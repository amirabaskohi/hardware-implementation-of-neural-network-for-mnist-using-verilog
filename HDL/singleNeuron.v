==> flow/design.v <==
module accumulatorRegister #
  (
    parameter N = 16
  )(
    input clk,
    input rst,
    input accLd,
    input [N-1:0] in,
    output [N-1:0] out
  );
  reg [N-1:0] register;
  always@(posedge clk, posedge rst) begin
    if(rst) register <= 0;
    else if(accLd) begin
      register <= in;
    end
  end
  assign out = register;
endmodule
module activationFunction #
  (
    parameter N = 16
  )(
    input [N-1:0] in,
    output [7:0] out
  );
  assign out = (in[N-1] == 1'b1) ? 8'b00000000 : (in > 8'b01111111) ? 8'b01111111 : {1'b0,in[6:0]}; 
endmodule
module adder #
  (
    parameter N = 16,
    parameter DW = 8,
    parameter NSEB = N - 2*DW
  )(
    input [N-1:0] a,
    input [2*DW-1:0] b,
    output [N-1:0] w
  );
  wire [N-1:0] extended;
  assign extended = { {NSEB{b[2*DW-1]}}, b[2*DW-1:0] }; 
  assign w = extended + a;
endmodule
`timescale 1ns / 1ps
module controller# (parameter N = 16)(input clk, rst, start, output reg accLd, ready, output reg [clogb2(N)-1:0] sel);  
  function integer clogb2;
    input [31:0] value;
    integer i;
    begin
    clogb2 = 0;
    for(i = 0; 2**i < value; i = i + 1)
      clogb2 = i + 1;
    end
  endfunction 
  reg [clogb2(N)-1:0] count;
  reg [2:0] ns, ps;
  always@(posedge clk, posedge rst)
  begin
    if(rst) count = {clogb2(N){1'b0}};
    else if (ps == 3'b011) count = count + 1'b1;
    else count = count;
  end
  always@(posedge clk, posedge rst)
  begin
    if(rst) ps = 3'b000;
    else ps = ns;
  end
  always@(ps, count, start)
  begin
    case(ps)
      3'b000 : ns = (start) ? 3'b001 : 3'b000;
      3'b001 : ns = (start) ? 3'b001 : 3'b010;
      3'b010 : ns = 3'b011;
		3'b011 : ns = (count < N-1) ? 3'b010 : 3'b100;
      3'b100 : ns = 3'b000;
		default : ns = 3'b000;
    endcase
  end
  always@(ps, count)
  begin
    case(ps)
      0: begin
        {accLd, ready} = 2'b00;
		  sel = {clogb2(N){1'b0}};
      end
      1: begin
        {accLd, ready} = 2'b00;
		  sel = {clogb2(N){1'b0}};
      end
      2: begin
        {accLd, ready} = 2'b00;
        sel = count;
      end
      3: begin
        {accLd, ready} = 2'b10;
		  sel = count;
      end
		4: begin
        {accLd, ready} = 2'b01;
		  sel = {clogb2(N){1'b0}};
      end
		default: begin
			{accLd, ready} = 2'b00;
			sel = {clogb2(N){1'b0}};
		end
    endcase
  end
endmodule
`timescale 1ns / 1ps
module datapath #
  (
    parameter N = 10,
		parameter DW = 8,
		parameter DW_VEC = N*DW
  )(
    input clk,
		input rst,
		input accLd,
		input shiftEn,
		input [clogb2(N)-1:0]sel,
		input [DW_VEC-1:0] inVec,
		input [DW_VEC-1:0] wVec,
		output [7:0] out
  );
 function integer clogb2;
   input [31:0] value;
   integer 	i;
   begin
      clogb2 = 0;
      for(i = 0; 2**i < value; i = i + 1)
	       clogb2 = i + 1;
   end
  endfunction
  wire [DW-1:0] in, weight, inTemp, weightTemp;
  wire [2*DW-1:0] multplierOut;
  wire [2*DW+clogb2(N)-1:0] accumulatorOut, adderOut, shiftedAccOut;
  wire [7:0] actvTemp;
  inputSelection #(N, DW, DW_VEC) selector(inVec, wVec, sel, inTemp, weightTemp);
  smToTc #(DW) s1(inTemp, in);
  smToTc #(DW) s2(weightTemp, weight);
  signedMultiplier8 mult (clk, in, weight, multplierOut);
  adder #(2*DW+clogb2(N), DW) adder0(accumulatorOut, multplierOut, adderOut);
  accumulatorRegister #(2*DW+clogb2(N)) accReg(clk, rst, accLd, adderOut, accumulatorOut);
  assign shiftedAccOut = shiftEn ? {{9{accumulatorOut[2*DW+clogb2(N)-1]}}, accumulatorOut[2*DW+clogb2(N)-1:9]} : accumulatorOut;
  activationFunction #(2*DW+clogb2(N)) af(shiftedAccOut , out);
endmodule
`timescale 1ns / 1ps
module inputSelection #
  (
    parameter N = 2,
    parameter DW = 8,
    parameter DW_VEC = N*DW
  )(
    input [DW_VEC-1:0] inVec,
    input [DW_VEC-1:0] wVec,
    input [clogb2(N)-1:0]sel,
    output reg [DW-1:0] outInput,
    output reg [DW-1:0] outWeight
  );
  function integer clogb2;
   input [31:0] value;
   integer 	i;
   begin
      clogb2 = 0;
      for(i = 0; 2**i < value; i = i + 1)
	       clogb2 = i + 1;
   end
  endfunction
  integer i;
  always@(sel, inVec, wVec)begin
    for(i = 0 ; i < DW ; i=i+1)begin
      outInput[i] = inVec[(sel*DW)+i];
      outWeight[i] = wVec[(sel*DW)+i];
    end
  end
endmodule
`timescale 1ns / 1ps
module twoBitMultiplier(input[1:0] a, input[1:0] b, output[3:0] c);
  wire m0, m1, m2, m3, m4, m5;
  and and0(c[0], a[0], b[0]);
  and and1(m0, a[1], ~a[0], b[0]);
  and and2(m1, a[1], ~b[1], b[0]);
  and and3(m2, b[1], ~a[1], a[0]);
  and and4(m3, a[0], ~b[0], b[1]);
  or or0(c[1], m0, m1, m2, m3);
  and and5(m4, a[1], ~a[0], b[1]);
  and and6(m5, a[1], ~b[0], b[1]);
  or or1(c[2], m4, m5);
  and and7(c[3], a[0], a[1], b[0], b[1]);
endmodule
module fourBitMultiplier(input[3:0] a, input[3:0] b, output[7:0] c);
  wire [3:0] p1,p2,p3,p4;
  twoBitMultiplier mul1(a[1:0], b[1:0], p1);
  twoBitMultiplier mul2(a[3:2], b[1:0], p2);
  twoBitMultiplier mul3(a[1:0], b[3:2], p3);
  twoBitMultiplier mul4(a[3:2], b[3:2], p4);
  assign c = p1 + {p2 , 2'b00} + {p3 , 2'b00} + {p4, 4'b0000} ;
endmodule
module signedMultiplier8(input clk, input[7:0] a, input[7:0] b, output reg[15:0] c);
  wire [7:0] first, second;
  wire [15:0] temp;
  assign first = (a[7] == 1'b1) ? (~a) + 1'b1 : a;
  assign second = (b[7] == 1'b1) ? (~b) + 1'b1 : b;
  wire [7:0] p1,p2,p3,p4;
  fourBitMultiplier mul1(first[3:0], second[3:0], p1);
  fourBitMultiplier mul2(first[7:4], second[3:0], p2);
  fourBitMultiplier mul3(first[3:0], second[7:4], p3);
  fourBitMultiplier mul4(first[7:4], second[7:4], p4);
  assign temp = p1 + {p2 , 4'b0000} + {p3 , 4'b0000} + {p4, 8'b00000000} ;
  always@(posedge clk) begin
	c = ((a[7] == 1'b1 && b[7] == 1'b0) || (b[7] == 1'b1 && a[7] == 1'b0)) ? (~temp+1'b1) : temp;
	end
endmodule
module singleNeuron #
	( 	
	   parameter N = 10,
		parameter DW = 8,
		parameter DW_VEC = N*DW
	)(		
		input wire clk,
		input wire rst,
		input wire start,
		input wire shiftEn,
		input wire [DW_VEC-1:0] in_vec,
		input wire [DW_VEC-1:0] w_vec,
		output wire [7:0] out,
		output wire ready
	);
	function integer clogb2;
   input [31:0] value;
   integer 	i;
   begin
      clogb2 = 0;
      for(i = 0; 2**i < value; i = i + 1)
	       clogb2 = i + 1;
   end
  endfunction
  wire accLd;
  wire [clogb2(N)-1:0]sel;
  datapath #(N , DW) dp (
   .clk(clk), 
   .rst(rst), 
   .accLd(accLd),
	.shiftEn(shiftEn),
   .sel(sel), 
   .inVec(in_vec), 
   .wVec(w_vec), 
   .out(out)
   );
	controller #(N) sc (
   .clk(clk), 
   .rst(rst), 
   .start(start), 
   .accLd(accLd), 
   .ready(ready), 
   .sel(sel)
   );
endmodule
`timescale 1ns / 1ps
module smToTc #(parameter DW = 8)( input[DW-1:0] a, output[DW-1:0] w);
	wire [DW-2:0] mag;
	wire [DW-1:0] temp;
	wire sign;
	assign sign = a[DW-1];
	assign mag = a[DW-2:0];
	assign temp = {1'b0, mag};
	assign w = (sign) ? (~temp + 1'b1) : temp;
endmodule
# Tool chain data of singleNeuron
# Tool output for the design above, in the order of the flow.
# Lines are those of the file above, counted from 1.
# Cell names lack the library's common part.
# The mark n/a stands for no value.
# design
top_module	singleNeuron
clock_port	clk
cell_library	sky130hd
lib_corner	tt_025C_1v80

# Word level
# Source: Yosys, flattened and elaborated, memories not mapped. Widths are those after wreduce; folded enables and synchronous resets count as part of the registers. Registers that Yosys merges into a memory's read port (data or address) are not register bits. Print and check cells do not count. Equal cells are merged and count once.
# bits
reg_bits	43
out_inout_bits	9
# classes
add_sub_neg	29
compare	2
eq_ne	4
n_shift	16
mux	14
logic	303
reduce_logical	5
# op_table
operator	count
80-bit by 32-bit variable part select with 1-bit output	7
80-bit by 9-bit variable part select with 1-bit output	7
1-bit AND	216
80-bit by 8-bit variable part select with 1-bit output	2
1-bit OR	64
7-bit by 3-bit adder with 8-bit output with constant B	4
8-bit by 1-bit adder with 8-bit output with constant B	4
8-bit by 6-bit adder with 8-bit output	4
8-bit adder	4
8-bit two-way mux	4
4-bit by 6-bit adder with 7-bit output	4
20-bit adder	1
20-bit by 7-bit > comparator with 1-bit output with constant B	1
19-bit two-way mux	1
1-bit NOT	18
14-bit by 16-bit adder with 16-bit output	1
16-bit by 1-bit adder with 16-bit output with constant B	1
16-bit NOT	1
7-bit by 2-bit adder with 8-bit output with constant B	2
7-bit NOT with 8-bit output	2
8-bit NOT	2
16-bit two-way mux	1
13-bit by 12-bit adder with 14-bit output	1
7-bit two-way mux	2
8-bit by 12-bit adder with 13-bit output	1
3-bit parallel mux with 4-bit select	1
7-bit by 1-bit adder with 8-bit output with constant B	1
3-bit by 2-bit == test with 1-bit output with constant B	2
# Other operator kinds: 13; their cells: 14.

# Logic depth
# Longest topological path by Yosys (ltp), each cell counted once; first at word level (registers and memories cut), then after technology mapping (sequential cells cut; the memories' decode and read muxes count).
# depth
ltp_word	26
ABC_AREA	0
mapped_depth	43
mapped_depth_nobuf	38

# Mapped cells and area
# Yosys stat after the flow's synthesis: flattened, memories mapped to cells. It holds for the ABC_AREA given above (unset counts as 0); a run with the other value may have another netlist.
# by_type
cell_type	count	type_area_um2
ha_1	70	875.84
dfrtp_1	28	700.672
xnor2_1	66	578.054
fa_1	26	520.499
nor2_1	104	390.374
a21oi_1	72	360.346
mux2i_1	33	330.317
dfxtp_1	16	320.307
mux2_2	27	304.042
xor2_1	31	271.51
inv_1	66	247.738
nand2_1	54	202.694
o21ai_0	33	165.158
nand3_1	29	145.139
a21o_1	18	135.13
a211oi_1	16	120.115
nor3_1	24	120.115
buf_2	23	115.11
# Not listed: further types 75, cells in them 254.
# synth_totals
cells	990
yosys_area_um2	7867.5
seqArea_um2	1047.3
ffs	45
buffers	56
# By module: a second synthesis without flattening, with its own total; a netlist apart from the flattened one above.
# hier_totals
hier_cells	847
hier_area_um2	7571.0
# Rows give one instance, submodules left out.
# modules
mod	instances	n_cells	area_um2
signedMultiplier8	1	185	1597.8
inputSelection	1	148	1406.3
adder	1	132	1001.0
fourBitMultiplier	4	27	249.0
accumulatorRegister #(N=20)	1	43	827.0
twoBitMultiplier	16	7	38.8
controller #(N=10)	1	38	399.1
smToTc #(DW=8)	2	20	145.1
datapath	1	21	282.8
activationFunction #(N=20)	1	20	150.1
singleNeuron	1	0	0.0

# Worst setup path after synthesis
# Source: OpenSTA report_checks on the synthesized netlist (no wires, ideal clock, input and output delay 20% of the period each), path of least setup slack; recovery checks are left aside. Register names are those of the netlist, which keeps one name where synthesis merged equal registers.
# synth_path
path_kind	input to register
from	input port in_vec[24]
to	register dp.mult.c[15]
period_ps	10600
input_delay_ps	2120
setup_ps	72
t_first_pin_ps	2120
arrival_ps	9513
required_ps	10528
slack_ps	1014
delay_ps	7465
path_stages	35
path_buffers	2
period_less_setup_slack_ps	9586
# "delay_ps" = arrival - input delay + setup time.
# "path_stages": output pins that drive a net of the path, with the launching flip-flop's if there is one; two outputs of one cell count as two.
# "period_less_setup_slack_ps" = period - worst setup slack (recovery checks aside). The figure is calculated, with input and output delays left at 20% of the set period.
# synth_between
path_cell_list	mux2_2 or3_1 a32oi_1 nor2_2 inv_2 buf_2 ha_1 inv_1 a221oi_1 o21ai_1 a211oi_1 o21ai_1 nand3_1 nand4b_1 and2_1 buf_2 or3_1 fa_1 xor2_1 fa_1 fa_1 a21o_1 a21oi_1 xnor2_1 xnor2_1 fa_1 inv_1 ha_1 a211oi_1 xnor2_1 nor2_1 a22o_1 and3_1 a31oi_1 xnor2_1
# synth_lines
element	line_no	rtl
from (decl)	223	input wire [DW_VEC-1:0] in_vec,
to (assign)	210	c = ((a[7] == 1'b1 && b[7] == 1'b0) || (b[7] == 1'b1 && a[7] == 1'b0)) ? (~temp+1'b1) : temp;
to (decl)	198	module signedMultiplier8(input clk, input[7:0] a, input[7:0] b, output reg[15:0] c);
# Chain of elaborated cells between the ends: none given.

# Timing after layout
# From the final timing report of flow run 1: the path of least setup slack in the routed layout; clock arrival at registers is part of the times.
# The path's times are printed in steps of 10 ps; the period is the one set.
# layout_path
path_kind	input to register
from	input port in_vec[16]
to	register dp.mult.c[15]
period_ps	12500
input_delay_ps	2500
setup_ps	110
t_first_pin_ps	2500
arrival_ps	11230
required_ps	12670
slack_ps	1440
path_stages	33
path_buffers	1
# layout_between
path_cell_list	clkdlybuf4s50_1 mux2_2 or3_1 a32oi_1 nor2_2 inv_2 ha_1 inv_1 a221oi_1 o21ai_1 a211oi_1 o21ai_1 o21ai_1 xor2_1 nor2_1 xor2_1 fa_1 xor2_1 fa_1 fa_1 a21o_1 a21oi_1 xnor2_1 xnor2_1 fa_1 inv_1 ha_1 nor2b_1 o21a_1 o21ai_0 xor2_1 a31oi_1 xnor2_1
# layout_lines
element	line_no	rtl
from (decl)	223	input wire [DW_VEC-1:0] in_vec,
to (assign)	210	c = ((a[7] == 1'b1 && b[7] == 1'b0) || (b[7] == 1'b1 && a[7] == 1'b0)) ? (~temp+1'b1) : temp;
to (decl)	198	module signedMultiplier8(input clk, input[7:0] a, input[7:0] b, output reg[15:0] c);
# Chain of elaborated cells between the ends: none given.

# Measured data: module singleNeuron, platform sky130hd, 2 stored runs of the flow under differing settings, order arbitrary. Input and output delays are each 20% of the period that was set; the output load is 0.01 pF.
# Settings: - = not set for that run.
stored run	period_ns	CORE_UTILIZATION	SETUP_SLACK_MARGIN	PLACE_DENSITY	HOLD_SLACK_MARGIN	CELL_PAD_IN_SITES_GLOBAL_PLACEMENT	CELL_PAD_IN_SITES_DETAIL_PLACEMENT	TNS_END_PERCENT	MIN_ROUTING_LAYER	CAP_MARGIN	CORE_MARGIN	SLEW_MARGIN	PLACE_DENSITY_LB_ADDON	ABC_AREA	GPL_ROUTABILITY_DRIVEN	finalUtil_pct	die_footprint_um2	timing.setup.tns_ps	ws_setup_ps	synth_chip_area_um2	final_hold_ws_ps
flow run 1	12.5	43	0.83	0.86	0.27	1	0	85	met2	20	2	20	-	-	-	54.7	19394.7	0	1443	7867.5	455
flow run 2	14.5	23	-	-	-	0	-	65	-	20	6	15	0.03	0	0	30.1	38789.3	0	3142	7867.5	464
